==> flow/design.v <==
`timescale 1ns / 1ps
module fourBitAdder(
    input [3:0] A,   
    input [3:0] B,   
    input Cin,       
    output [3:0] Y,  
    output C         
);
    wire n1;
    twoBitAdder tba1 (
        .A(A[1:0]),
        .B(B[1:0]),
        .Cin(Cin),
        .Y(Y[1:0]),
        .C(n1)
    );
    twoBitAdder tba2 (
        .A(A[3:2]),
        .B(B[3:2]),
        .Cin(n1),
        .Y(Y[3:2]),
        .C(C)
    );
endmodule
`timescale 1ns / 1ps
module oneBitAdder(
    input A,     
    input B,     
    input Cin,   
    output Y,    
    output C     
);
    wire n0;
    wire n1;
    wire n2;
    xor(n0, A , B);
    xor (Y, n0, Cin);
    and (n1, n0, Cin);
    and (n2, A, B);
    or (C, n1, n2);
endmodule
`timescale 1ns / 1ps
module twoBitAdder(
    input [1:0] A,   
    input [1:0] B,   
    input Cin,       
    output [1:0] Y,  
    output C         
);
    wire n1;
    oneBitAdder oba1(.A(A[0]), .B(B[0]), .Y(Y[0]), .C(n1), .Cin(Cin));
    oneBitAdder oba2(.A(A[1]), .B(B[1]), .Y(Y[1]), .C(C), .Cin(n1));
endmodule
`timescale 1ns / 1ps
module twoFourDecoder (
    input A,
    input B,
    output [3:0] Y
);
 wire n0, n1;
 not(n0, A);
 not(n1, B);
 and(Y[0], n0, n1);
 and(Y[1], n0, B);
 and(Y[2], A, n1);
 and(Y[3], A, B);
endmodule
`timescale 1ns / 1ps
module mux(
    input [3:0] A,  
    input [1:0] S,  
    output Y
);
    wire [1:0] n0;
    twoOneMux m1 (.A(A[3:2]), .S(S[0]), .Y(n0[1]));
    twoOneMux m2 (.A(A[1:0]), .S(S[0]), .Y(n0[0]));
    twoOneMux m3 (.A(n0), .S(S[1]), .Y(Y));
endmodule
`timescale 1ns / 1ps
module twoOneMux(
    input [1:0] A,
    input S,
    output Y
);
    wire n0;
    wire n1;
    wire n2;
    not(n0, S);
    and(n1, A[1], S);
    and(n2, A[0], n0);
    or(Y, n1, n2);
endmodule
`timescale 1ns / 1ps
module fourBitSevenSegmentAdder (
    input [3:0] A,
    input [3:0] B,
    input clk,
    output C,
    output [3:0] nib1,
    output [3:0] nib2,
    output [6:0] seg,
    output [3:0] an
);
wire [3:0] n1;
reg [19:0] counter;
wire [1:0] digit;
wire n2;
wire n3;
assign C = ~n2;
assign digit = counter[19:18];
assign nib1 = A;
assign nib2 = B;
always @(posedge clk)
    counter <= counter + 1;
fourBitAdder fba (.A(A), .B(B), .Y(n1), .C(n2), .Cin(1'b0));
twoFourDecoder dtad (.A(digit[1]), .B(digit[0]), .Y(an));
mux m (.A(n1), .S(digit), .Y(n3));
lookupTable lt (.A(n3), .Y(seg));
endmodule
`timescale 1ns / 1ps
module lookupTable(
    input A,
    output [6:0] Y
);
assign Y[6] = A;
assign Y[5:4] = 0;
assign Y[3] = A;
assign Y[2] = A;
assign Y[1] = A;
assign Y[0] = 1;
endmodule
Step by step through the tools: fourBitSevenSegmentAdder
The steps from the RTL of fourBitSevenSegmentAdder to its reports follow in flow order.
Line numbers count from 1 in the design file above.
Operators carry their Yosys type and port widths (W data, S select, Z words).
Library cell names are shortened.
{ "inputs": {"top": "fourBitSevenSegmentAdder", "clk_port": "clk", "cell_library": "sky130hd", "corner": "tt_025C_1v80"} }

After elaboration
Counts by Yosys on the flattened word-level netlist (proc, flatten, opt, wreduce; memories kept). Register bits leave out memories and registers merged into their read ports (data or address); mux counts leave out enables and synchronous resets folded into registers. Print and check cells are left out. Cells with the same type and inputs are merged into one.
{ "word_totals": {"register_bits": 20, "output_inout_bits": 20, "word_cells": 35, "input_bits": 9} }
{ "classes": {"bitwise": 33, "n_addsub": 1} }
{ "ops": {"columns": ["operator", "count"], "rows": [
  ["$add A20 B1 Y20 const B", 1],
  ["$and A1 B1 Y1", 17],
  ["$xor A1 B1 Y1", 7],
  ["$or A1 B1 Y1", 6],
  ["$not A1 Y1", 3]
]} }

Depth
Longest topological path by Yosys (ltp), each cell counted once; first at word level (registers and memories cut), then after technology mapping (sequential cells cut; the memories' decode and read muxes count).
{ "logic_depth": {"word_depth": 10, "ABC_AREA": 1, "mapped_depth": 9, "ltp_nobuf": 8} }

Synthesis result
Yosys stat after the flow's synthesis: flattened, memories mapped to cells. It holds for the ABC_AREA given above (unset counts as 0); a run with the other value may have another netlist.
{ "by_type": {"columns": ["type", "count", "area_total_um2"], "rows": [
  ["dfxtp_1", 20, 400.384],
  ["nand2_1", 39, 146.39],
  ["buf_4", 15, 112.608],
  ["inv_1", 21, 78.826],
  ["nor2_1", 19, 71.318],
  ["fa_1", 3, 60.058],
  ["nand3_1", 11, 55.053],
  ["xnor2_1", 6, 52.55],
  ["xor2_1", 4, 35.034],
  ["ha_1", 2, 25.024],
  ["nor2_2", 4, 25.024],
  ["nand2_2", 3, 18.768],
  ["nand4_1", 2, 12.512],
  ["nor2_4", 1, 11.261],
  ["o21ai_0", 2, 10.01],
  ["o2111ai_1", 1, 8.758],
  ["conb_1", 2, 7.507],
  ["nand3b_1", 1, 7.507],
  ["o21ai_1", 1, 5.005]
]} }
{ "mapped": {"ff_cells": 20, "cell_count": 157, "seq_area_um2": 400.4, "buffers": 15, "synth_area_um2": 1143.6} }

Worst setup path after synthesis
Source: OpenSTA report_checks on the synthesized netlist (no wires, ideal clock, input and output delay 20% of the period each), path of least setup slack; recovery checks are left aside. Register names are those of the netlist, which keeps one name where synthesis merged equal registers.
{ "synth_timing": {"kind": "input to output", "startpoint": "input port A[0]", "endpoint": "output port seg[1]", "out_delay_ps": 758, "launch_ps": 758, "path_delay_ps": 1626, "stages": 9, "t_required_ps": 3032, "in_delay_ps": 758, "arrival_ps": 2384, "tclk_ps": 3790, "slack_ps": 648, "path_buffers": 1, "period_less_setup_slack_ps": 3142} }
"path_delay_ps" = arrival - input delay + setup time.
At an output port there is no setup time.
"stages" counts driving pins, that of a launching flip-flop among them; a cell with two outputs on the path counts twice.
"period_less_setup_slack_ps" is the clock period less the worst setup slack; recovery checks do not enter. This is arithmetic on one report: input and output delays are still those of the set period (20% each).
Between the ends stands the longest chain of elaborated cells between them, by number of cells; it is not shown to be the way that was timed. Of several equally long chains one is given.
Each line given opens the expression or statement behind the cell; cells for indexed reads and writes are added by Yosys, which also makes memories of some case tables.
{ "synth_via": {"cell_sequence": "ha_1 > inv_1 > fa_1 > inv_1 > fa_1 > fa_1 > nand2_1 > o2111ai_1 > buf_4", "elab_chain_cells": 10, "cone_cells": 18, "cone_lines": 8, "classes_between": "logic (18)"} }
{ "synth_lines": {"columns": ["item", "line", "rtl"], "rows": [
  ["start, declared", 95, "input [3:0] A,"],
  ["$and A1 B1 Y1", 39, "and (n2, A, B);"],
  ["$and A1 B1 Y1", 38, "and (n1, n0, Cin);"],
  ["$or A1 B1 Y1", 40, "or (C, n1, n2);"],
  ["$and A1 B1 Y1", 38, null],
  ["$or A1 B1 Y1", 40, null],
  ["$xor A1 B1 Y1", 37, "xor (Y, n0, Cin);"],
  ["$and A1 B1 Y1", 89, "and(n1, A[1], S);"],
  ["$or A1 B1 Y1", 91, "or(Y, n1, n2);"],
  ["$and A1 B1 Y1", 89, null],
  ["$or A1 B1 Y1", 91, null],
  ["end, declared", 101, "output [6:0] seg,"]
]} }
Nets of the timed path that keep an RTL name, with a line that drives or declares them; the list need not be complete.
{ "synth_named_nets": {"columns": ["net", "line"], "rows": [
  ["lt.A", 91]
]} }

Subject: flow runs of fourBitSevenSegmentAdder

Hi,

Module fourBitSevenSegmentAdder, platform sky130hd: 2 stored runs of the flow (Yosys, OpenROAD) with differing settings, in no particular order. Input and output delays are each 20% of the period that was set; the output load is 0.01 pF.
[
  {
    "run": "record 1",
    "settings": { "period_ns": 3.92, "CORE_UTILIZATION": 55, "SETUP_SLACK_MARGIN": 1.06, "PLACE_DENSITY_LB_ADDON": 0.26, "CELL_PAD_IN_SITES_GLOBAL_PLACEMENT": 1, "ABC_AREA": 1, "CTS_CLUSTER_SIZE": 83, "CTS_CLUSTER_DIAMETER": 313, "MIN_ROUTING_LAYER": "met1", "CAP_MARGIN": 20, "CORE_MARGIN": 2, "SLEW_MARGIN": 20 },
    "outcome": "no final report: placement broke off with FLW-0024"
  },
  {
    "run": "record 2",
    "settings": { "period_ns": 2.72, "CORE_UTILIZATION": 66, "PLACE_DENSITY": 0.49, "CORE_MARGIN": 10, "CELL_PAD_IN_SITES_DETAIL_PLACEMENT": 2, "CTS_CLUSTER_SIZE": 67, "SLEW_MARGIN": 15, "MAX_ROUTING_LAYER": "met5", "CAP_MARGIN": 20 },
    "outcome": "no final report: placement broke off with DPL-0033"
  }
]

Regards
