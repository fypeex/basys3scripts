==> flow/design.v <==
`timescale 1ns / 1ps
localparam n = 13;
module inputEncoder(
    input wire [n - 1:0] sw,
    input clk,
    input reset,
    output wire [n-1:0] led,
    output reg [3:0] an,
    output reg [6:0] seg
);
    reg [26:0] counter;
    reg [26:0] maxCounter = 27'b101111101011110000100000000;
    assign led = sw;
    reg [19:0] LEDRefresh;
    wire [1:0] currentDigit;
    assign currentDigit = LEDRefresh[19:18];
    initial begin
        an = 4'b0;
        seg = 7'b0;
        counter = 0;
        LEDRefresh = 0;
    end
    always @(posedge clk or posedge reset)
        begin
            if(reset == 1)
                begin
                    counter = 0;
                    LEDRefresh = 0;
                end
            else
                begin
                    LEDRefresh <= LEDRefresh + 1;
                    if(counter == maxCounter)
                        counter <= 27'b0;
                    else
                        counter <= counter + 1;
                end
        end
    integer inputNumber = 0;
    integer i;
    integer digit1;
    integer digit2;
    integer digit3;
    integer digit4;
    always @(*)
        begin
            inputNumber = 0;
            for(i = 0;i < n; i = i + 1) begin
                if(sw[i] == 1)
                    inputNumber = inputNumber + 2**i;
            end
            digit4 = inputNumber % 10;
            inputNumber = inputNumber / 10;
            digit3 = inputNumber % 10;
            inputNumber = inputNumber / 10;
            digit2 = inputNumber % 10;
            inputNumber = inputNumber / 10;
            digit1 = inputNumber % 10;
            case(currentDigit)
                2'b00:
                    begin
                        an = 4'b1110;
                        seg = getSegments(digit4);
                    end
                2'b01:
                    begin
                        an = 4'b1101;
                        seg = getSegments(digit3);
                    end
                2'b10:
                    begin
                        an = 4'b1011;
                        seg = getSegments(digit2);
                    end
                2'b11:
                    begin
                        an = 4'b0111;
                        seg = getSegments(digit1);
                    end
                default: begin
                    an = 4'b1111;
                    seg = 7'b0111111;
                end
            endcase
        end
    function [6:0] getSegments(input integer digit);
        case(digit)
            0: getSegments =  7'b0000001;
            1: getSegments =  7'b1001111;
            2: getSegments =  7'b0010010;
            3: getSegments =  7'b0000110;
            4: getSegments =  7'b1001100;
            5: getSegments =  7'b0100100;
            6: getSegments =  7'b0100000;
            7: getSegments =  7'b0001111;
            8: getSegments =  7'b0000000;
            9: getSegments =  7'b0000100;
            default: getSegments =  7'b0000000;
        endcase
    endfunction
endmodule
* Reports on inputEncoder
The steps from the RTL of inputEncoder to its reports follow in flow order. Lines are those of the file above, counted from 1. Operators: Yosys type, input widths -> output width; for muxes data width and select width s. Library cell names are shortened. A cell with -- has no value.
Design: top inputEncoder, clock port clk, library sky130hd, corner tt_025C_1v80

* Word-level counts
Yosys after proc, flatten, opt, wreduce and memory -nomap, before mapping. Enables and synchronous resets that opt folds into registers are not counted as muxes. Memory bits, and registers merged into a memory's read port (data or address), are not among the register bits. Print and check cells are not counted. Equal cells are merged and count once. Memory sizes are those after Yosys's memory passes, which may raise the word count (mostly to a power of two), join words into wider ones and drop unused or constant bits.
Storage and ports: ROM bits 448, bits in registers 20, elaborated cells 52, bits of input ports 15, memories 4, output and inout bits 24
Memories:
- (name not given) | words 16, width 7, rd ports 1, write ports 0, line 87 | case(digit)
- (name not given) | words 16, width 7, rd ports 1, write ports 0, line 87
- (name not given) | words 16, width 7, rd ports 1, write ports 0, line 87
- (name not given) | words 16, width 7, rd ports 1, write ports 0, line 87
Operators by class: reduce/logical cells 5, equality and inequality tests 3, $add $sub $neg 13, mux-type cells 19, div/mod/pow operators 7
Operator list (count):
- $mod 32x5->32 const B | 4
- $div 32x5->32 const B | 3
- $mux 32 | 12
- $logic_not 28->1 | 4
- $add 32x10->32 const B | 1
- $add 32x11->32 const B | 1
- $add 32x12->32 const B | 1
- $add 32x13->32 const B | 1
- $add 32x14->32 const B | 1
- $add 32x3->32 const B | 1
- $add 32x4->32 const B | 1
- $add 32x5->32 const B | 1
- $add 32x6->32 const B | 1
- $add 32x7->32 const B | 1
- $add 32x8->32 const B | 1
- $add 32x9->32 const B | 1
- $pmux 7 s4 | 1
- $mux 7 | 4
- $add 20x1->20 const B | 1
- $pmux 4 s4 | 1
- $eq 2x2->1 const B | 2
- $eq 2x1->1 const B | 1
- $logic_not 2->1 | 1
- $mux 1 | 1

* Logic depth
Depth = most cells in a row (Yosys ltp): at word level without a register or memory, in the mapped netlist without a sequential cell, where the memories' decode and read muxes count.
Logic depth: depth after elaboration 32, ABC_AREA 0, mapped depth 56, mapped depth without buffers 51

* Netlist
Yosys stat after the flow's synthesis: flattened, memories mapped to cells. It holds for the ABC_AREA given above (unset counts as 0); a run with the other value may have another netlist. The area totals of this step are shown rounded.
Cells by type:
- ha_1 | count 41, total area 512.992 um2
- dfrtp_1 | count 20, total area 500.48 um2
- nor2_1 | count 110, total area 412.896 um2
- a21oi_1 | count 79, total area 395.379 um2
- nand2_1 | count 95, total area 356.592 um2
- o21ai_0 | count 71, total area 355.341 um2
- xnor2_1 | count 37, total area 324.061 um2
- nand3_1 | count 46, total area 230.221 um2
- nor3_1 | count 40, total area 200.192 um2
- mux2i_1 | count 19, total area 190.182 um2
- a211oi_1 | count 25, total area 187.68 um2
- o211ai_1 | count 25, total area 187.68 um2
- inv_1 | count 42, total area 157.651 um2
- buf_4 | count 19, total area 142.637 um2
- a31oi_1 | count 21, total area 131.376 um2
- a21o_1 | count 17, total area 127.622 um2
- and2_1 | count 18, total area 112.608 um2
- mux2_2 | count 10, total area 112.608 um2
Other cell types: 104; their cells: 407.
Synthesis totals: buffer cells 68, chip area (Yosys) 0.007844 mm2, mapped flip-flops 20, area of sequential cells 0.0005005 mm2, mapped cells 1142

* Worst setup path after synthesis
OpenSTA on the mapped netlist: ideal clock, no wires. The path of least setup slack (recovery checks aside). Input and output delay are each 20% of the period. Register names are those of the netlist, which keeps one name where synthesis merged equal registers.
Timing after synthesis: path kind input-to-output, start point input sw[11], end point output seg[0], output delay 4.660 ns, arrival time 14.889 ns, launch time at the first pin 4.660 ns, clock period 23.3 ns, path buffers 4, path delay 10.229 ns, external input delay 4.660 ns, required time 18.640 ns, path slack 3.751 ns, stages 52, period reached after synthesis 19.549 ns
"path delay" = arrival - input delay + setup time. At an output port there is no setup time. "stages" counts driving pins, that of a launching flip-flop among them; a cell with two outputs on the path counts twice. "period reached after synthesis" = period - worst setup slack (recovery checks aside). The figure is calculated, with input and output delays left at 20% of the set period. Between the ends stands the longest chain of elaborated cells between them, by number of cells; it is not shown to be the way that was timed. Of several equally long chains one is given. A line is the first line of the expression or statement that the cell stems from. Yosys adds cells for indexed reads and writes and turns some case tables into memories. The chain passes a memory read, where the word-level depth is cut; so it can be longer than that depth.
Between the ends, after synthesis: cell sequence buf_4 > nor2_2 > inv_1 > ha_1 > nand2b_1 > o32a_1 > o2111a_2 > a211o_1 > nor2_1 > inv_1 > ha_1 > nor2b_1 > nor2_1 > a211oi_2 > o21ai_2 > a311oi_1 > or4_1 > buf_2 > (+16 left out) > o21ai_0 > a22oi_1 > o21ai_0 > a21oi_1 > o311ai_1 > a2111o_1 > nand3_2 > inv_4 > mux2_4 > a211o_2 > clkinv_2 > xnor2_1 > ha_1 > nor2b_1 > o21ai_0 > o31a_1 > nand3_1 > o21ai_0, length of the longest elaborated chain 10, elaborated cells on any way between the ends 23, RTL lines with such cells 11, classes of those cells add/sub: 1; div: 7; mux: 7; reduce/logical: 4; memory: 4
RTL lines, path after synthesis:
- from (decl) | line 4 | input wire [n - 1:0] sw,
- $mux 32 | line 49 | if(sw[i] == 1)
- $add 32x14->32 | line 50 | inputNumber = inputNumber + 2**i;
- $mux 32 | line 49
- $div 32x5->32 | line 53 | inputNumber = inputNumber / 10;
- $div 32x5->32 | line 55 | inputNumber = inputNumber / 10;
- $div 32x5->32 | line 57 | inputNumber = inputNumber / 10;
- $mod 32x5->32 | line 58 | digit1 = inputNumber % 10;
- $mem_v2 16x7 | line 87 | case(digit)
- $mux 7 | line 87
- $pmux 7 s4 | line 59 | case(currentDigit)
- to (decl) | line 9 | output reg [6:0] seg

* Worst path after layout
Path of least setup slack in the final report of run 1 (OpenROAD, finished layout, wires in). Where an end is a register, its clock arrival counts in the times.
Timing post-layout: path kind input-to-output, start point input sw[11], end point output seg[2], required time 16.72 ns, arrival time 15.99 ns, external input delay 4.18 ns, clock period 20.9 ns, output delay 4.18 ns, path slack 0.73 ns, stages 48, launch time at the first pin 4.18 ns, path buffers 4
Between the ends stands the longest chain of elaborated cells between them, by number of cells; it is not shown to be the way that was timed. Of several equally long chains one is given. The chain passes a memory read, where the word-level depth is cut; so it can be longer than that depth.
Between the ends, post-layout: cell sequence clkdlybuf4s50_1 > nor2_4 > inv_1 > ha_1 > nand2b_1 > o32a_1 > o2111a_2 > a211o_2 > nor2_1 > inv_1 > ha_1 > nor2b_2 > a21oi_1 > mux2_2 > and2_1 > or4_1 > inv_4 > nand3_1 > (+12 left out) > nand3_1 > and2_1 > ha_2 > o21ai_0 > a22oi_1 > o21ai_0 > a21oi_1 > o311ai_1 > a2111o_1 > nand3_4 > inv_4 > mux2_4 > a211o_2 > clkinv_2 > mux2i_2 > mux2_1 > o221ai_1 > clkdlybuf4s50_1, length of the longest elaborated chain 10, elaborated cells on any way between the ends 23, RTL lines with such cells 11, classes of those cells add/sub: 1; div: 7; mux: 7; reduce/logical: 4; memory: 4
RTL lines, path post-layout:
- from (decl) | line 4 | input wire [n - 1:0] sw,
- $mux 32 | line 49 | if(sw[i] == 1)
- $add 32x14->32 | line 50 | inputNumber = inputNumber + 2**i;
- $mux 32 | line 49
- $div 32x5->32 | line 53 | inputNumber = inputNumber / 10;
- $div 32x5->32 | line 55 | inputNumber = inputNumber / 10;
- $div 32x5->32 | line 57 | inputNumber = inputNumber / 10;
- $mod 32x5->32 | line 58 | digit1 = inputNumber % 10;
- $mem_v2 16x7 | line 87 | case(digit)
- $mux 7 | line 87
- $pmux 7 s4 | line 59 | case(currentDigit)
- to (decl) | line 9 | output reg [6:0] seg

==> runs of inputEncoder <==
inputEncoder through Yosys and OpenROAD on sky130hd: 2 stored runs, unordered, with their settings and measured results. The constraints put input and output delay at 20% of the set period each and load the outputs with 0.01 pF.
"achieved clock period": clock period set for the run, less the worst setup slack. It is reckoned from that one timing run; input and output delays stay at 20% of the period that was set.
"time of the worst setup path" is the time allowed to the run's worst setup path (the clock period less input and output delay, where it has them) less its slack. Clock arrival times count: a late capture clock shortens it, a late launch clock lengthens it.
Values from the reports are rounded here.

[run 1] flow files
==> flow/run.sh <==
#!/bin/bash
# the make line also repeats the synthesis and layout settings of config.mk as NAME=value (left out here)
make -C /OpenROAD-flow-scripts/flow DESIGN_CONFIG=/design/flow/config.mk WORK_HOME=/design/flow/orfs CLKGATE_MAP_FILE= finish
==> flow/config.mk <==
export PLATFORM = sky130hd
export DESIGN_NAME = inputEncoder
export DESIGN_NICKNAME = inputEncoder
export VERILOG_FILES = /design/flow/design.v
export SDC_FILE = /design/flow/constraint.sdc
export NUM_CORES = 4
export LEC_CHECK = 0
export CAP_MARGIN = 20
export CORE_MARGIN = 2
export CORE_UTILIZATION = 23
export SLEW_MARGIN = 20
==> flow/constraint.sdc <==
create_clock -name core_clock -period 20.9 [get_ports {clk}]
set_input_delay 4.1800 -clock core_clock [delete_from_list [all_inputs] [get_ports {clk}]]
set_output_delay 4.1800 -clock core_clock [all_outputs]
set_load 0.01 [all_outputs]

[run 1] result: utilization 26.5 %; achieved clock period 20.170 ns; worst hold slack in the final report 0.469 ns; die outline area 0.0356 mm2; area of the synthesized netlist 0.007844 mm2; setup slack of the worst path 0.730 ns; time of the worst setup path 11.81 ns; worst setup path type input-to-output

[run 2] flow files
==> flow/run.sh <==
#!/bin/bash
# the make line also repeats the synthesis and layout settings of config.mk as NAME=value (left out here)
make -C /OpenROAD-flow-scripts/flow DESIGN_CONFIG=/design/flow/config.mk WORK_HOME=/design/flow/orfs CLKGATE_MAP_FILE= finish
==> flow/config.mk <==
export PLATFORM = sky130hd
export DESIGN_NAME = inputEncoder
export DESIGN_NICKNAME = inputEncoder
export VERILOG_FILES = /design/flow/design.v
export SDC_FILE = /design/flow/constraint.sdc
export NUM_CORES = 4
export LEC_CHECK = 0
export ABC_AREA = 0
export CAP_MARGIN = 20
export CORE_ASPECT_RATIO = 0.58
export CORE_MARGIN = 2
export CORE_UTILIZATION = 57
export GPL_ROUTABILITY_DRIVEN = 1
export GPL_TIMING_DRIVEN = 0
export MAX_ROUTING_LAYER = met4
export PLACE_DENSITY_LB_ADDON = 0.29
export SETUP_SLACK_MARGIN = 4.39
export SLEW_MARGIN = 10
export TNS_END_PERCENT = 70
==> flow/constraint.sdc <==
create_clock -name core_clock -period 18.1 [get_ports {clk}]
set_input_delay 3.6200 -clock core_clock [delete_from_list [all_inputs] [get_ports {clk}]]
set_output_delay 3.6200 -clock core_clock [all_outputs]
set_load 0.01 [all_outputs]

[run 2] result: worst hold slack in the final report 0.465 ns; achieved clock period 17.536 ns; setup slack of the worst path 0.564 ns; time of the worst setup path 10.30 ns; worst setup path type input-to-output; die outline area 0.01475 mm2; area of the synthesized netlist 0.007844 mm2; utilization 81.5 %
